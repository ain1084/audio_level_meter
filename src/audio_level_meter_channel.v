==> flow/design.v <==
`default_nettype none
module audio_level_meter_channel #(parameter indicator_width = 32, sample_rate = 44100, peak_hold_time_ms = 10000, section_sample_count = 32, buffer_depth = 64) (
    input wire reset,
    input wire clk,
    input wire i_valid,
    output wire i_ready,
    input wire [15:0] i_value,
    output wire o_valid,
    input wire o_ready,
    output wire [indicator_width-1:0] o_array);
    wire min_max_value_valid;
    wire min_max_value_ready;
    wire [15:0] min_value;
    wire [15:0] max_value;
    section_min_max #(.sample_count(section_sample_count)) section_min_max_(
        .reset(reset),
        .clk(clk),
        .i_valid(i_valid),
        .i_ready(i_ready),
        .i_value({ ~i_value[15], i_value[14:0] }),	 
        .o_valid(min_max_value_valid),
        .o_ready(min_max_value_ready),
        .o_min_value(min_value),
        .o_max_value(max_value)
    );
    wire diff_value_valid;
    wire diff_value_ready;
    wire [15:0] diff_value;
    section_min_max_buffer #(.width(16), .buffer_depth(buffer_depth)) min_max_buffer_(
        .reset(reset),
        .clk(clk),
        .i_valid(min_max_value_valid),
        .i_ready(min_max_value_ready),
        .i_min_value(min_value),
        .i_max_value(max_value),
        .o_valid(diff_value_valid),
        .o_ready(diff_value_ready),
        .o_value(diff_value)
    );
    wire position_valid;
    wire position_ready;
    wire [$clog2(indicator_width)-1:0] position;
    pcm_to_position pcm_position_(
        .reset(reset),
        .clk(clk),
        .i_valid(diff_value_valid),
        .i_ready(diff_value_ready),
        .i_value(diff_value),
        .o_valid(position_valid),
        .o_ready(position_ready),
        .o_position(position)
    );
    localparam peak_hold_count = (sample_rate * peak_hold_time_ms) / (section_sample_count * 1000);
    position_to_array #(.width(indicator_width), .peak_hold_count(peak_hold_count)) position_to_array(
        .reset(reset),
        .clk(clk),
        .i_valid(position_valid),
        .i_ready(position_ready),
        .i_position(position),
        .o_valid(o_valid),
        .o_ready(o_ready),
        .o_array(o_array)
    );
endmodule
`default_nettype none
module pcm_to_position(
    input wire reset,
    input wire clk,
    input wire i_valid,
    output reg i_ready,
    input wire [15:0] i_value,
    output reg o_valid,
    input wire o_ready,
    output wire [4:0] o_position);
    reg [15:0] data;
    reg [4:0] index;
    assign o_position = index;
    wire [15:0] values[0:31];    
    assign values[0] = 16'd2;
    assign values[1] = 16'd261;
    assign values[2] = 16'd655;
    assign values[3] = 16'd1646;
    assign values[4] = 16'd2609;
    assign values[5] = 16'd4135;
    assign values[6] = 16'd6554;
    assign values[7] = 16'd8250;
    assign values[8] = 16'd10387;
    assign values[9] = 16'd13076;
    assign values[10] = 16'd16462;
    assign values[11] = 16'd20724;
    assign values[12] = 16'd23253;
    assign values[13] = 16'd26090;
    assign values[14] = 16'd29273;
    assign values[15] = 16'd32845;
    assign values[16] = 16'd36853;
    assign values[17] = 16'd41350;
    assign values[18] = 16'd43800;
    assign values[19] = 16'd46395;
    assign values[20] = 16'd49144;
    assign values[21] = 16'd50579;
    assign values[22] = 16'd52056;
    assign values[23] = 16'd53576;
    assign values[24] = 16'd55141;
    assign values[25] = 16'd56751;
    assign values[26] = 16'd58408;
    assign values[27] = 16'd59769;
    assign values[28] = 16'd61161;
    assign values[29] = 16'd62585;
    assign values[30] = 16'd64043;
    assign values[31] = 16'd65535;	
    always @(posedge clk or posedge reset) begin
        if (reset) begin
            data <= 0;
            index <= 0;
            i_ready <= 1'b1;
            o_valid <= 1'b0;
        end else if (i_valid && i_ready) begin
            data <= i_value;
            index <= 0;
            i_ready <= 1'b0;
        end else if (o_valid) begin
            if (o_ready) begin
                o_valid <= 1'b0;
                i_ready <= 1'b1;
            end
        end else if (!i_ready)
            if (values[index] >= data)
                o_valid <= 1'b1;
            else
                index <= index + 1'b1;
    end
endmodule
`default_nettype none
module position_to_array #(parameter width = 32, peak_hold_count = 1000)(
    input wire reset,
    input wire clk,
    input wire i_valid,
    output reg i_ready,
    input wire [$clog2(width)-1:0] i_position,
    output reg o_valid,
    input wire o_ready,
    output wire [width-1:0] o_array);
    localparam width_bits = $clog2(width);
    reg [width_bits-1:0] peak_hold;
    reg [width_bits-1:0] max_position;
    reg [$clog2(peak_hold_count+1)-1:0] peak_hold_sample_count;
    reg [width_bits-1:0] cur_position;
    reg [width_bits-1:0] cur_peak_hold;
    reg [width_bits-1:0] count;
    wire [width_bits-1:0] count_last = width - 1;
    reg [width-1:0] array;
    assign o_array = array;
    always @(posedge clk or posedge reset) begin
        if (reset) begin
            i_ready <= 1'b1;
            o_valid <= 1'b0;
            peak_hold <= 0;
            max_position <= 0;
            peak_hold_sample_count <= 0;
            cur_position <= 0;
            cur_peak_hold <= 0;
            array <= 0;
            count <= 0;
        end else if (i_valid && i_ready) begin
            if (i_position >= peak_hold || peak_hold_sample_count == 0) begin
                peak_hold <= i_position > max_position ? i_position : max_position;
                peak_hold_sample_count <= peak_hold_count;
                cur_peak_hold <= i_position;
                max_position <= i_position;
            end else begin
                peak_hold_sample_count <= peak_hold_sample_count - 1'b1;
                cur_peak_hold <= peak_hold;
                max_position <= max_position < i_position ? i_position : max_position;
            end
            cur_position <= i_position;
            count <= 0;
            i_ready <= 1'b0;
        end else if (o_valid) begin
            if (o_ready) begin
                o_valid <= 1'b0;
                i_ready <= 1'b1;
            end
            count <= 0;
        end else if (!i_ready) begin
            count <= count + 1'b1;
            array <= { count == cur_peak_hold || count <= cur_position, array[width-1:1] };
            if (count == count_last) begin
                o_valid <= 1'b1;
            end
        end
    end
endmodule
`default_nettype none
module section_min_max #(parameter width = 16, sample_count = 16)(
    input wire reset,
    input wire clk,
    input wire i_valid,
    output wire i_ready,
    input wire [width-1:0] i_value,
    output reg o_valid,
    input wire o_ready,
    output reg [width-1:0] o_min_value,
    output reg [width-1:0] o_max_value);
    reg [$clog2(sample_count)-1:0] count;
    wire [$clog2(sample_count)-1:0] count_last = sample_count - 1'b1;
    assign i_ready = !o_valid;
    always @(posedge clk or posedge reset) begin
        if (reset) begin
            o_valid <= 1'b0;
            count <= 0;
            o_max_value <= 0;
            o_min_value <= -1;
        end else begin
            if (i_valid && i_ready) begin
                o_max_value <= o_max_value < i_value ? i_value : o_max_value;
                o_min_value <= o_min_value > i_value ? i_value : o_min_value;
                count <= (count == count_last) ? 1'b0 : count + 1'b1;
                if (count == count_last)
                    o_valid <= 1'b1;
            end else if (o_valid && o_ready) begin
                o_max_value <= 0;
                o_min_value <= -1;
                o_valid <= 1'b0;
            end
        end
    end
endmodule
`default_nettype none
module section_min_max_buffer #(parameter width = 16, buffer_depth = 128)(
    input wire reset,
    input wire clk,
    input wire i_valid,
    output reg i_ready,
    input wire [width-1:0] i_min_value,
    input wire [width-1:0] i_max_value,
    output reg o_valid,
    input wire o_ready,
    output reg [width-1:0] o_value);
    localparam buffer_depth_bits = $clog2(buffer_depth * 2);
    wire [buffer_depth_bits - 1:0] buffer_depth_last = buffer_depth * 2 - 1;
    wire [buffer_depth_bits - 1:0] buffer_depth_boundary_last = buffer_depth * 2 - 2;
    reg [buffer_depth_bits - 1:0] buffer_ad;
    wire [buffer_depth_bits - 1:0] next_buffer_ad = (buffer_ad == buffer_depth_last) ? 1'd0 : buffer_ad + 1'd1;
    wire [width - 1:0] buffer_rd;
    reg [width - 1:0] buffer_wd;
    reg buffer_we;
    single_port_ram #(.width(width), .size(buffer_depth * 2)) ram_(
        .clk(clk),
        .addr(buffer_ad),
        .read_data(buffer_rd),
        .write_en(buffer_we),
        .write_data(buffer_wd)
    );
    reg [buffer_depth_bits - 1:0] next_write_ad;
    reg [width - 1:0] max_value;
    reg [width - 1:0] min_value;
    reg [2:0] state;
    reg is_filled;
    always @(posedge clk or posedge reset) begin
        if (reset) begin
            buffer_ad <= 0;
            buffer_wd <= 0;
            buffer_we <= 1'b0;
            max_value <= 0;
            min_value <= -1;
            state <= 2'b00;
            next_write_ad <= 0;
            i_ready <= 1'b1;
            o_value <= 0;
            o_valid <= 1'b0;
            is_filled <= 1'b0;
        end else
            case (state)
            3'b000: begin
                buffer_wd <= i_max_value;
                if (i_valid) begin
                    min_value <= i_min_value;
                    buffer_we <= 1'b1;
                    i_ready <= 1'b0;
                    state <= 3'b001;
                end
            end
            3'b001: begin
                i_ready <= 1'b0;
                buffer_wd <= min_value;
                buffer_ad <= buffer_ad + 1'b1;
                buffer_we <= 1'b1;
                state <= 3'b010;
            end
            3'b010: begin
                buffer_we <= 1'b0;
                buffer_wd <= 0;
                buffer_ad <= next_buffer_ad;
                max_value <= 0;
                min_value <= -1;
                if (!is_filled && buffer_ad != buffer_depth_last) begin
                    i_ready <= 1'b1;
                    state <= 3'b000;
                end else begin
                    i_ready <= 1'b0;
                    state <= 3'b011;
                end
            end
            3'b011: state <= 3'b100;
            3'b100: begin
                buffer_we <= 1'b0;
                buffer_wd <= 0;
                max_value <= max_value > buffer_rd ? max_value : buffer_rd;
                buffer_ad <= buffer_ad + 1'b1;
                i_ready <= 1'b0;
                state <= 3'b101;
            end
            3'b101: begin
                buffer_we <= 1'b0;
                buffer_wd <= 0;
                min_value <= min_value < buffer_rd ? min_value : buffer_rd;
                buffer_ad <= next_buffer_ad;
                i_ready <= 1'b0;
                state <= 3'b110;
            end
            3'b110: begin
                buffer_we <= 1'b0;
                buffer_wd <= 0;
                i_ready <= 1'b0;
                if (buffer_ad != next_write_ad)
                    state <= 3'b100;
                else begin
                    o_value <= max_value - min_value;
                    o_valid <= 1'b1;
                    state <= 3'b111;
                end
            end
            3'b111: begin
                buffer_we <= 1'b0;
                buffer_wd <= 0;
                if (o_ready) begin
                    is_filled <= 1'b1;
                    buffer_ad <= next_write_ad;
                    next_write_ad <= (next_write_ad == buffer_depth_boundary_last) ? 1'b0 : (next_write_ad + 2'd2);
                    o_valid <= 1'b0;
                    i_ready <= 1'b1;
                    state <= 3'b000;
                end
            end
            endcase
    end
endmodule
`default_nettype none
module single_port_ram #(parameter width = 16, size = 256)(
    input wire clk,
    input wire [$clog2(size) - 1:0] addr,
    output reg [width - 1:0] read_data,
    input wire write_en,
    input wire [width - 1:0] write_data);
    reg [width-1:0] mem [size - 1:0];
    always @(posedge clk) begin
        if (write_en)
            mem[addr] <= write_data;
        read_data <= mem[addr];
    end
endmodule
-- Tool chain data of audio_level_meter_channel
What the tools print for audio_level_meter_channel, step after step.
Line numbers count from 1 in the design file above.
Operators: Yosys type, input widths -> output width; for muxes data width and select width s.
Library cell names are shortened.
The mark n/a stands for no value.
- top module: audio_level_meter_channel
- clock input: clk
- standard-cell library: sky130hd
- corner: tt_025C_1v80

-- Word-level counts
Counts by Yosys on the flattened word-level netlist (proc, flatten, opt, wreduce; memories kept). Register bits leave out memories and registers merged into their read ports (data or address). Print and check cells are left out. Cells with the same type and inputs are merged into one.
Yosys's memory passes give these memory sizes; they may raise the number of words (mostly to a power of two), join words into wider ones and drop unused or constant bits.
- noted add/sub/neg operators: 7
- noted $lt $le $gt $ge: 9
- eq/ne operators: 57
- noted mux-type cells: 67
- noted bitwise operators: 5
- reductions and logical operators: 47
- operators with widths (kind ; count):
    $pmux 16 s32 ; 1
    $mux 16 ; 13
    $pmux 16 s3 ; 2
    $eq 5x5->1 const B ; 18
    $mux 5 ; 12
    $eq 5x4->1 const B ; 8
    $gt 16x16->1 ; 2
    $lt 16x16->1 ; 2
    $pmux 16 s2 ; 1
    $mux 7 ; 4
    $reduce_and 2->1 ; 12
    $pmux 3 s8 ; 1
    $mux 1 ; 24
    $pmux 7 s3 ; 1
    $eq 5x3->1 const B ; 4
    $ne 2x2->1 const B ; 9
    $reduce_and 3->1 ; 6
    $sub 16x16->16 ; 1
    $ge 16x16->1 ; 1
    $reduce_bool 2->1 ; 8
    $add 5x1->5 const B ; 3
    $sub 14x1->14 const B ; 1
    $logic_not 14->1 ; 1
    $eq 7x7->1 const B ; 2
    $mux 14 ; 1
    $eq 3x3->1 const B ; 4
    $eq 5x2->1 const B ; 2
    $reduce_bool 3->1 ; 3
Other operator kinds: 30; their cells: 45.
- noted flip-flop bits (word level): 219
- RAM bits: 2048
- word width x clocked read ports at 16
- memories: 1
- noted input bits: 20
- output and inout bits: 34
- elaborated cells: 221
- memory list (name ; words ; width ; rd ports ; write ports ; line ; RTL):
    min_max_buffer_.ram_.mem ; 128 ; 16 ; 1 ; 1 ; 355 ; reg [width-1:0] mem [size - 1:0];

-- Logic depth
Depth = most cells in a row (Yosys ltp): at word level without a register or memory, in the mapped netlist without a sequential cell, where the memories' decode and read muxes count.
- depth in word-level cells: 10
- noted ABC_AREA: 0
- mapped depth at 19
- mapped depth without buffers at 17

-- Netlist
The flow's flattened synthesis, as Yosys stat reports it; memories are mapped. The netlist is that of the ABC_AREA named above (0 if unset); the other value can give another one.
The area totals of this step are shown rounded.
- cells by type (type ; count ; total area (um^2)):
    edfxtp_1 ; 2048 ; 6.15E+04
    dfrtp_1 ; 187 ; 4.68E+03
    mux4_2 ; 168 ; 3.78E+03
    mux2i_1 ; 299 ; 2992.87
    a221oi_1 ; 277 ; 2.43E+03
    mux2_2 ; 175 ; 1970.64
    ha_1 ; 120 ; 1501.44
    nor2_1 ; 381 ; 1.43E+03
    a21oi_1 ; 281 ; 1.41E+03
    nand2_1 ; 283 ; 1.06E+03
    dfstp_2 ; 36 ; 945.907
    o21ai_0 ; 156 ; 780.749
    buf_2 ; 118 ; 590.566
    clkbuf_1 ; 152 ; 570.547
    o22ai_1 ; 81 ; 506.736
    a22oi_1 ; 66 ; 495.475
    inv_1 ; 100 ; 375.36
    buf_4 ; 45 ; 337.824
Not listed: further types 63, cells in them 731.
- cells in the netlist: 5704
- synthesis area: 0.09292 mm^2
- sequential area at 0.06744 mm^2
- noted mapped flip-flops: 2287
- buffers at 369
By module: a second synthesis without flattening, with its own total; a netlist apart from the flattened one above.
- cell total of the unflattened synthesis: 6097
- noted area (unflattened synthesis): 0.093 mm^2
Each row is one instance without its submodules.
- modules (module ; times used ; cells ; area (mm^2) ; seq. area (mm^2)):
    single_port_ram ; 1 ; 4623 ; 0.07886 ; 0.06182
    section_min_max_buffer ; 1 ; 571 ; 0.005593 ; 0.00225
    position_to_array ; 1 ; 294 ; 0.003488 ; 0.001828
    section_min_max #(sample_count=32) ; 1 ; 326 ; 0.002874 ; 0.0009709
    pcm_to_position ; 1 ; 282 ; 0.002183 ; 0.0005768
    audio_level_meter_channel ; 1 ; 1 ; 0.0000038 ; 0

-- Worst setup path after synthesis
Path of least setup slack by OpenSTA after synthesis, without wires, with an ideal clock, recovery checks aside; 20% of the period is set as input and as output delay. Where synthesis merged equal registers, the netlist keeps one of their names.
- path type: register to register
- start: register pcm_position_.index[3]
- end: register pcm_position_.index[3]
- noted clock period: 3.53 ns
- noted setup time: 0.137 ns
- time at the first pin: 0.000 ns
- arrival time: 3.313 ns
- noted data required time: 3.393 ns
- noted setup slack: 0.080 ns
- noted delay of the path: 3.450 ns
- stages at 19
- path buffers: 4
- noted synthesis period reached: 3.45 ns
"delay of the path" is the arrival time less input delay plus setup time.
"stages" counts driving pins, that of a launching flip-flop among them; a cell with two outputs on the path counts twice.
"synthesis period reached" = period - worst setup slack (recovery checks aside). The figure is calculated, with input and output delays left at 20% of the set period.
Between the ends stands the longest chain of elaborated cells between them, by number of cells; it is not shown to be the way that was timed. Of several equally long chains one is given.
A line is the first line of the expression or statement that the cell stems from. Yosys adds cells for indexed reads and writes and turns some case tables into memories.
At most two assigning lines are given for a register; there are more.
- cells stage by stage: dfrtp_1 > clkbuf_1 > clkbuf_1 > clkbuf_1 > and3_1 > ha_1 > clkbuf_1 > a31oi_1 > o21a_1 > o311ai_1 > nand4_1 > ha_1 > a21o_1 > a21oi_1 > o2111ai_1 > nand2_1 > o211a_1 > nand4_1 > mux2i_1
- cells in the longest elaborated chain at 10
- noted elaborated cells between the ends (all ways): 44
- source lines of those cells at 5
- classes of those cells: 1 x add/sub; 1 x compare; 32 x eq/ne; 8 x mux; 2 x reduce/logical
- RTL lines, path after synthesis (what ; line ; RTL):
    start, declared ; 76 ; reg [4:0] index;
    start, assigned ; 114 ; index <= 0;
    start, assigned ; 130 ; index <= index + 1'b1;
    $eq 5x5->1 ; 127 ; if (values[index] >= data)
    $pmux 16 s32 ; 127 ;
    $mux 16 ; 126 ; end else if (!i_ready)
    $mux 16 ; 121 ; end else if (o_valid) begin
    $mux 16 ; 117 ; end else if (i_valid && i_ready) begin
    $ge 16x16->1 ; 127 ;
    $mux 5 ; 127 ;
    $mux 5 ; 126 ;
    $mux 5 ; 121 ;
    $mux 5 ; 117 ;
    end, assigned ; 119 ; index <= 0;
    end, assigned ; 130 ;
    end, declared ; 76 ;

-- Worst path after layout
Path of least setup slack in the final report of run A (OpenROAD, finished layout, wires in). Where an end is a register, its clock arrival counts in the times.
- path type: register to register
- start: register min_max_buffer_.buffer_ad[1]
- end: memory min_max_buffer_.ram_.mem[24][1]
- noted clock period: 4.19 ns
- noted setup time: 0.29 ns
- time at the first pin: 0.88 ns
- arrival time: 4.37 ns
- noted data required time: 4.75 ns
- noted setup slack: 0.37 ns
- stages at 9
- path buffers: 5
Between the ends stands the longest chain of elaborated cells between them, by number of cells; it is not shown to be the way that was timed. Of several equally long chains one is given.
At most two assigning lines are given for a register; there are more.
- cells stage by stage: dfrtp_4 > buf_4 > buf_4 > nor3_4 > buf_4 > nand2_1 > buf_4 > nor2_1 > buf_12
- cells in the longest elaborated chain at 1
- noted elaborated cells between the ends (all ways): 1
- source lines of those cells at 1
- classes of those cells: 1 x mux
- RTL lines, path after layout (what ; line ; RTL):
    start, declared ; 242 ; reg [buffer_depth_bits - 1:0] buffer_ad;
    start, assigned ; 286 ; buffer_ad <= buffer_ad + 1'b1;
    start, assigned ; 293 ; buffer_ad <= next_buffer_ad;
    $mux 7 ; 357 ; if (write_en)
    end, declared ; 355 ; reg [width-1:0] mem [size - 1:0];

audio_level_meter_channel through Yosys and OpenROAD on sky130hd: 2 stored runs, unordered, with their settings and measured results. The constraints put input and output delay at 20% of the set period each and load the outputs with 0.01 pF.
By "achieved period" is meant the clock period of the run minus its worst setup slack. This is arithmetic on one report: input and output delays are still those of the set period (20% each).
By "time of the worst setup path" is meant the share of the clock period that the worst setup path is allowed (20% is reserved at inputs, 20% at outputs), minus its slack. Clock arrival times at its registers enter into it.
By "total power of the final layout" is meant OpenSTA's value without simulated activity: inputs other than the clock are taken to toggle once in ten clock periods, and the tool carries that through the logic.
Measured values are rounded.

Run A

==> flow/run.sh <==
#!/bin/bash
# the make line also repeats the synthesis and layout settings of config.mk as NAME=value (left out here)
make -C /OpenROAD-flow-scripts/flow DESIGN_CONFIG=/design/flow/config.mk WORK_HOME=/design/flow/orfs CLKGATE_MAP_FILE= finish
==> flow/config.mk <==
export PLATFORM = sky130hd
export DESIGN_NAME = audio_level_meter_channel
export DESIGN_NICKNAME = audio_level_meter_channel
export VERILOG_FILES = /design/flow/design.v
export SDC_FILE = /design/flow/constraint.sdc
export NUM_CORES = 4
export LEC_CHECK = 0
export CAP_MARGIN = 20
export CORE_MARGIN = 2
export CORE_UTILIZATION = 36
export SLEW_MARGIN = 20
==> flow/constraint.sdc <==
create_clock -name core_clock -period 4.19 [get_ports {clk}]
set_input_delay 0.8380 -clock core_clock [delete_from_list [all_inputs] [get_ports {clk}]]
set_output_delay 0.8380 -clock core_clock [all_outputs]
set_load 0.01 [all_outputs]

Measured in run A:
- standard-cell area of the final layout at 0.1078 mm^2
- total negative slack at 0.000 ns
- time of the worst setup path: 3.82 ns
- kind of the worst setup path: register to register
- noted the total power of the final layout: 45470 µW
- final utilization: 42.0%
- noted the setup slack of the worst path: 0.375 ns
- die area: 0.2622 mm^2
- noted the achieved period: 3.815 ns
- noted the chip area in the Yosys report: 0.09292 mm^2

Run B

==> flow/run.sh <==
#!/bin/bash
# the make line also repeats the synthesis and layout settings of config.mk as NAME=value (left out here)
make -C /OpenROAD-flow-scripts/flow DESIGN_CONFIG=/design/flow/config.mk WORK_HOME=/design/flow/orfs CLKGATE_MAP_FILE= finish
==> flow/config.mk <==
export PLATFORM = sky130hd
export DESIGN_NAME = audio_level_meter_channel
export DESIGN_NICKNAME = audio_level_meter_channel
export VERILOG_FILES = /design/flow/design.v
export SDC_FILE = /design/flow/constraint.sdc
export NUM_CORES = 4
export LEC_CHECK = 0
export CAP_MARGIN = 20
export CELL_PAD_IN_SITES_DETAIL_PLACEMENT = 0
export CORE_ASPECT_RATIO = 1.02
export CORE_MARGIN = 7
export CORE_UTILIZATION = 49
export PLACE_DENSITY_LB_ADDON = 0.08
export SETUP_SLACK_MARGIN = 0.36
export SLEW_MARGIN = 20
export TNS_END_PERCENT = 65
==> flow/constraint.sdc <==
create_clock -name core_clock -period 7.11 [get_ports {clk}]
set_input_delay 1.4220 -clock core_clock [delete_from_list [all_inputs] [get_ports {clk}]]
set_output_delay 1.4220 -clock core_clock [all_outputs]
set_load 0.01 [all_outputs]

Measured in run B:
- standard-cell area of the final layout at 0.1044 mm^2
- total negative slack at 0.000 ns
- time of the worst setup path: 5.29 ns
- kind of the worst setup path: register to register
- noted the total power of the final layout: 26390 µW
- final utilization: 55.4%
- noted the setup slack of the worst path: 1.824 ns
- die area: 0.202 mm^2
- noted the achieved period: 5.286 ns
- noted the chip area in the Yosys report: 0.09292 mm^2
