==> flow/design.v <==
`default_nettype none
module stp16cpc26 #(parameter width = 32, dynamic_drive_interval = 1)
    (input wire reset,
     input wire clk,
     input wire i_valid,
     output wire i_ready,
     input wire [width-1:0] i_data,
     output reg stp16_le,
     output reg stp16_noe,
     output reg stp16_clk,
     output reg stp16_sdi);
    reg [1:0] state;
    reg [$clog2(width)-1:0] count;
    wire [$clog2(width)-1:0] count_last = width - 1;
    reg [width-1:0] current_data;
    reg [width-1:0] loaded_data;
    reg [dynamic_drive_interval-1:0] dynamic_drive_count;
    reg is_loaded;
    assign i_ready = !is_loaded;
    always @(posedge clk or posedge reset) begin
        if (reset) begin
            stp16_clk <= 1'b0;
            stp16_sdi <= 1'b0;
            stp16_le <= 1'b0;
            stp16_noe <= 1'b1;
            count <= 0;
            state <= 2'b00;
            current_data <= 0;
            dynamic_drive_count <= 2'b00;
            is_loaded <= 1'b0;
            loaded_data <= 0;
        end else begin
            if (i_valid && i_ready) begin
                is_loaded <= 1'b1;
                loaded_data <= i_data;
            end
            stp16_sdi <= current_data[width-1] & &dynamic_drive_count;
            case (state)
                2'b00: begin
                    stp16_clk <= 1'b0;
                    stp16_le <= 1'b0;
                    if (is_loaded) begin
                        current_data <= loaded_data;
                        is_loaded <= 1'b0;
                        state <= 2'b01;
                    end else begin
                        state <= 2'b00;
                    end
                end
                2'b01: begin
                    stp16_clk <= 1'b1;
                    current_data <= current_data[width-2:0] << 1'b1;
                    count <= count + 1'b1;
                    if (count == count_last) begin
                        stp16_le <= 1'b1;
                        stp16_noe <= 1'b0;
                        state <= 2'b00;
                    end else begin
                        dynamic_drive_count <= dynamic_drive_count + 1'b1;
                        stp16_le <= 1'b0;
                        state <= 2'b10;
                    end
                end
                2'b10: begin
                    stp16_clk <= 1'b0;
                    stp16_le <= 1'b0;
                    state <= 2'b01;
                end
            endcase
        end
    end
endmodule
Step by step through the tools: stp16cpc26
Tool output for the design above, in the order of the flow.
Lines are those of the file above, counted from 1.
Operators carry their Yosys type and port widths (W data, S select, Z words).
Cell names lack the library's common part.
{ "setup": {"top": "stp16cpc26", "clk_port": "clk", "cell_library": "sky130hd", "lib_corner": "tt_025C_1v80"} }

Elaborated design
Yosys after proc, flatten, opt, wreduce and memory -nomap, before mapping. Memory bits, and registers merged into a memory's read port (data or address), are not among the register bits. Print and check cells are not counted. Equal cells are merged and count once.
{ "classes": {"add_sub_neg": 2, "n_eq": 4, "muxes": 11, "logic": 2, "reduce_and_logical": 10} }
{ "op_table": {"columns": ["operator", "n"], "rows": [
  ["$pmux W32 S2", 1],
  ["$mux W32", 1],
  ["$reduce_and A2 Y1", 3],
  ["$pmux W2 S3", 1],
  ["$add A5 B1 Y5 const B", 1],
  ["$eq A5 B5 Y1 const B", 1],
  ["$mux W1", 5],
  ["$reduce_bool A2 Y1", 2],
  ["$pmux W1 S2", 2],
  ["$reduce_bool A3 Y1", 1],
  ["$eq A2 B1 Y1 const B", 1],
  ["$eq A2 B2 Y1 const B", 1],
  ["$ne A2 B2 Y1 const B", 1],
  ["$logic_not A2 Y1", 1],
  ["$reduce_or A2 Y1", 1],
  ["$mux W2", 1],
  ["$add A1 B1 Y1 const B", 1],
  ["$and A1 B1 Y1", 1],
  ["$logic_and A1 B1 Y1", 1],
  ["$not A1 Y1", 1],
  ["$logic_not A1 Y1", 1]
]} }
{ "bits": {"register_bits": 77, "output_inout_bits": 5} }

Depth
Yosys ltp: most cells in a row. Word level: on the elaborated netlist, between registers, memories and ports. Mapped: between sequential cells and ports; inverters and the memories' decode and read muxes count.
{ "logic_depth": {"word_depth": 5, "abc_area": 0, "depth_mapped": 6, "ltp_nobuf": 5} }

Netlist
Source: synth_stat.txt of the flow (Yosys; design flattened, memories mapped). It holds for the ABC_AREA given above (unset counts as 0); a run with the other value may have another netlist.
Totals and module areas in this step are rounded.
{ "types": {"columns": ["type", "n", "type_area_um2"], "rows": [
  ["dfrtp_1", 76, 1.9E+03],
  ["mux2_2", 30, 337.824],
  ["a221oi_2", 18, 270.259],
  ["o22ai_1", 22, 137.632],
  ["o221a_2", 9, 101.347],
  ["inv_1", 24, 90.086],
  ["nor2_1", 23, 86.333],
  ["dfstp_2", 2, 52.55],
  ["or3_1", 8, 50.048],
  ["buf_2", 9, 45.043],
  ["mux2_1", 4, 45.043],
  ["buf_4", 5, 37.536],
  ["buf_6", 3, 33.782],
  ["a221oi_1", 3, 26.275],
  ["ha_1", 2, 25.024],
  ["nand2_1", 5, 18.768],
  ["xnor2_1", 2, 17.517],
  ["xor2_1", 2, 17.517]
]} }
Other cell types: 18; their cells: 23.
{ "synth_totals": {"cells": 270, "area_mm2": 0.00345, "ffs": 78, "buffers": 19} }

Worst setup path after synthesis
OpenSTA on the mapped netlist: ideal clock, no wires. The path of least setup slack (recovery checks aside). Input and output delay are each 20% of the period. Register names are those of the netlist, which keeps one name where synthesis merged equal registers.
{ "synth_path": {"path_kind": "register to register", "from": "register count[0]", "to": "register count[4]", "period_ps": 1970, "t_first_pin_ps": 0, "arrival_ps": 1258, "slack_ps": 588, "delay_ps": 1383, "path_stages": 5, "path_buffers": 0, "period_less_setup_slack_ps": 1382} }
"delay_ps" = arrival - input delay + setup time.
"path_stages" counts driving pins, that of a launching flip-flop among them; a cell with two outputs on the path counts twice.
"period_less_setup_slack_ps" = period - worst setup slack (recovery checks aside). The figure is calculated, with input and output delays left at 20% of the set period.
The rows between start and end are the longest chain of elaborated cells between them; the timing report does not say that the signal goes this way. Where chains are equally long, one stands for them.
A line is the first line of the expression or statement that the cell stems from. Yosys adds cells for indexed reads and writes and turns some case tables into memories.
{ "synth_via": {"cell_sequence": "dfrtp_1 > ha_1 > and3_1 > ha_1 > mux2_2", "elab_chain_cells": 1, "cone_cells": 1, "classes_between": "add/sub (1)"} }
{ "synth_lines": {"columns": ["element", "line", "text"], "rows": [
  ["start: declaration", 13, "reg [$clog2(width)-1:0] count;"],
  ["start: assignment", 26, "count <= 0;"],
  ["start: assignment", 53, "count <= count + 1'b1;"],
  ["$add A5 B1 Y5", 53, null],
  ["end: assignment", 26, null],
  ["end: assignment", 53, null],
  ["end: declaration", 13, null]
]} }

Timing after layout
From the final timing report of run A: the path of least setup slack in the routed layout; clock arrival at registers is part of the times.
The report prints the path's times to 10 ps; the period is as set.
{ "layout_path": {"path_kind": "register to register", "from": "register is_loaded", "to": "register current_data[24]", "period_ps": 1420, "t_first_pin_ps": 330, "arrival_ps": 1640, "slack_ps": 0, "path_stages": 6, "path_buffers": 2} }
The rows between start and end are the longest chain of elaborated cells between them; the timing report does not say that the signal goes this way. Where chains are equally long, one stands for them.
At most two assigning lines are given for a register; there are more.
{ "layout_via": {"cell_sequence": "dfrtp_1 > buf_4 > nand2b_1 > a21boi_2 > buf_4 > o221a_2", "elab_chain_cells": 2, "cone_cells": 4, "classes_between": "eq/ne (1); mux (2); reduce/logical (1)"} }
{ "layout_lines": {"columns": ["element", "line", "text"], "rows": [
  ["start: declaration", 18, "reg is_loaded;"],
  ["start: assignment", 30, "is_loaded <= 1'b0;"],
  ["start: assignment", 34, "is_loaded <= 1'b1;"],
  ["$mux W32", 42, "if (is_loaded) begin"],
  ["$pmux W32 S2", 38, "case (state)"],
  ["end: assignment", 43, "current_data <= loaded_data;"],
  ["end: assignment", 52, "current_data <= current_data[width-2:0] << 1'b1;"],
  ["end: declaration", 15, "reg [width-1:0] current_data;"]
]} }

Ticket comment

Settings and measured results of 2 stored flow runs for module stp16cpc26 (sky130hd), not sorted in any way. The constraints put input and output delay at 20% of the set period each and load the outputs with 0.01 pF.
"period_reached_ps" means the clock period less the worst setup slack. The figure is calculated, with input and output delays left at 20% of the set period.
"critical_path_time_ps" is the time allowed to the run's worst setup path (the clock period less input and output delay, where it has them) less its slack. Clock arrival times count: a late capture clock shortens it, a late launch clock lengthens it.
"power_mw": no workload was simulated; the value follows from the tool's default switching activity.
"critical_path_time_ps" is known to 10 ps.
Results are given in rounded form.
[
  {
    "run": "run A",
    "settings": { "period_ns": 1.42, "CORE_UTILIZATION": 19, "PLACE_DENSITY": 0.57, "CORE_ASPECT_RATIO": 0.65, "CELL_PAD_IN_SITES_GLOBAL_PLACEMENT": 1, "TNS_END_PERCENT": 65, "GPL_ROUTABILITY_DRIVEN": 1, "CTS_CLUSTER_DIAMETER": 57, "CAP_MARGIN": 35, "MIN_ROUTING_LAYER": "met2", "MAX_ROUTING_LAYER": "met5", "CORE_MARGIN": 2, "SLEW_MARGIN": 20 },
    "results": { "finish.stdcell_area_mm2": 0.00486, "critical_path_time_ps": 1420, "worst_setup_path_type": "register to register", "period_reached_ps": 1425, "fin_tns_ps": -16, "total_die_area_mm2": 0.0193, "synthesis_area_mm2": 0.00345, "timing.setup.ws_ps": -5, "layout_utilization_frac": 0.275, "power_mw": 5.96 }
  },
  {
    "run": "run B",
    "settings": { "period_ns": 2.15, "CORE_UTILIZATION": 45, "SETUP_SLACK_MARGIN": -0.09, "PLACE_DENSITY_LB_ADDON": 0.0, "CORE_ASPECT_RATIO": 0.87, "CORE_MARGIN": 3, "CELL_PAD_IN_SITES_DETAIL_PLACEMENT": 0, "GPL_TIMING_DRIVEN": 1, "CTS_CLUSTER_DIAMETER": 312, "MAX_ROUTING_LAYER": "met5", "CAP_MARGIN": 20, "SLEW_MARGIN": 20 },
    "results": { "layout_utilization_frac": 0.571, "finish.stdcell_area_mm2": 0.0042, "timing.setup.ws_ps": 252, "total_die_area_mm2": 0.00875, "period_reached_ps": 1898, "power_mw": 3.50, "synthesis_area_mm2": 0.00345, "fin_tns_ps": 0, "critical_path_time_ps": 1470, "worst_setup_path_type": "register to output" }
  }
]
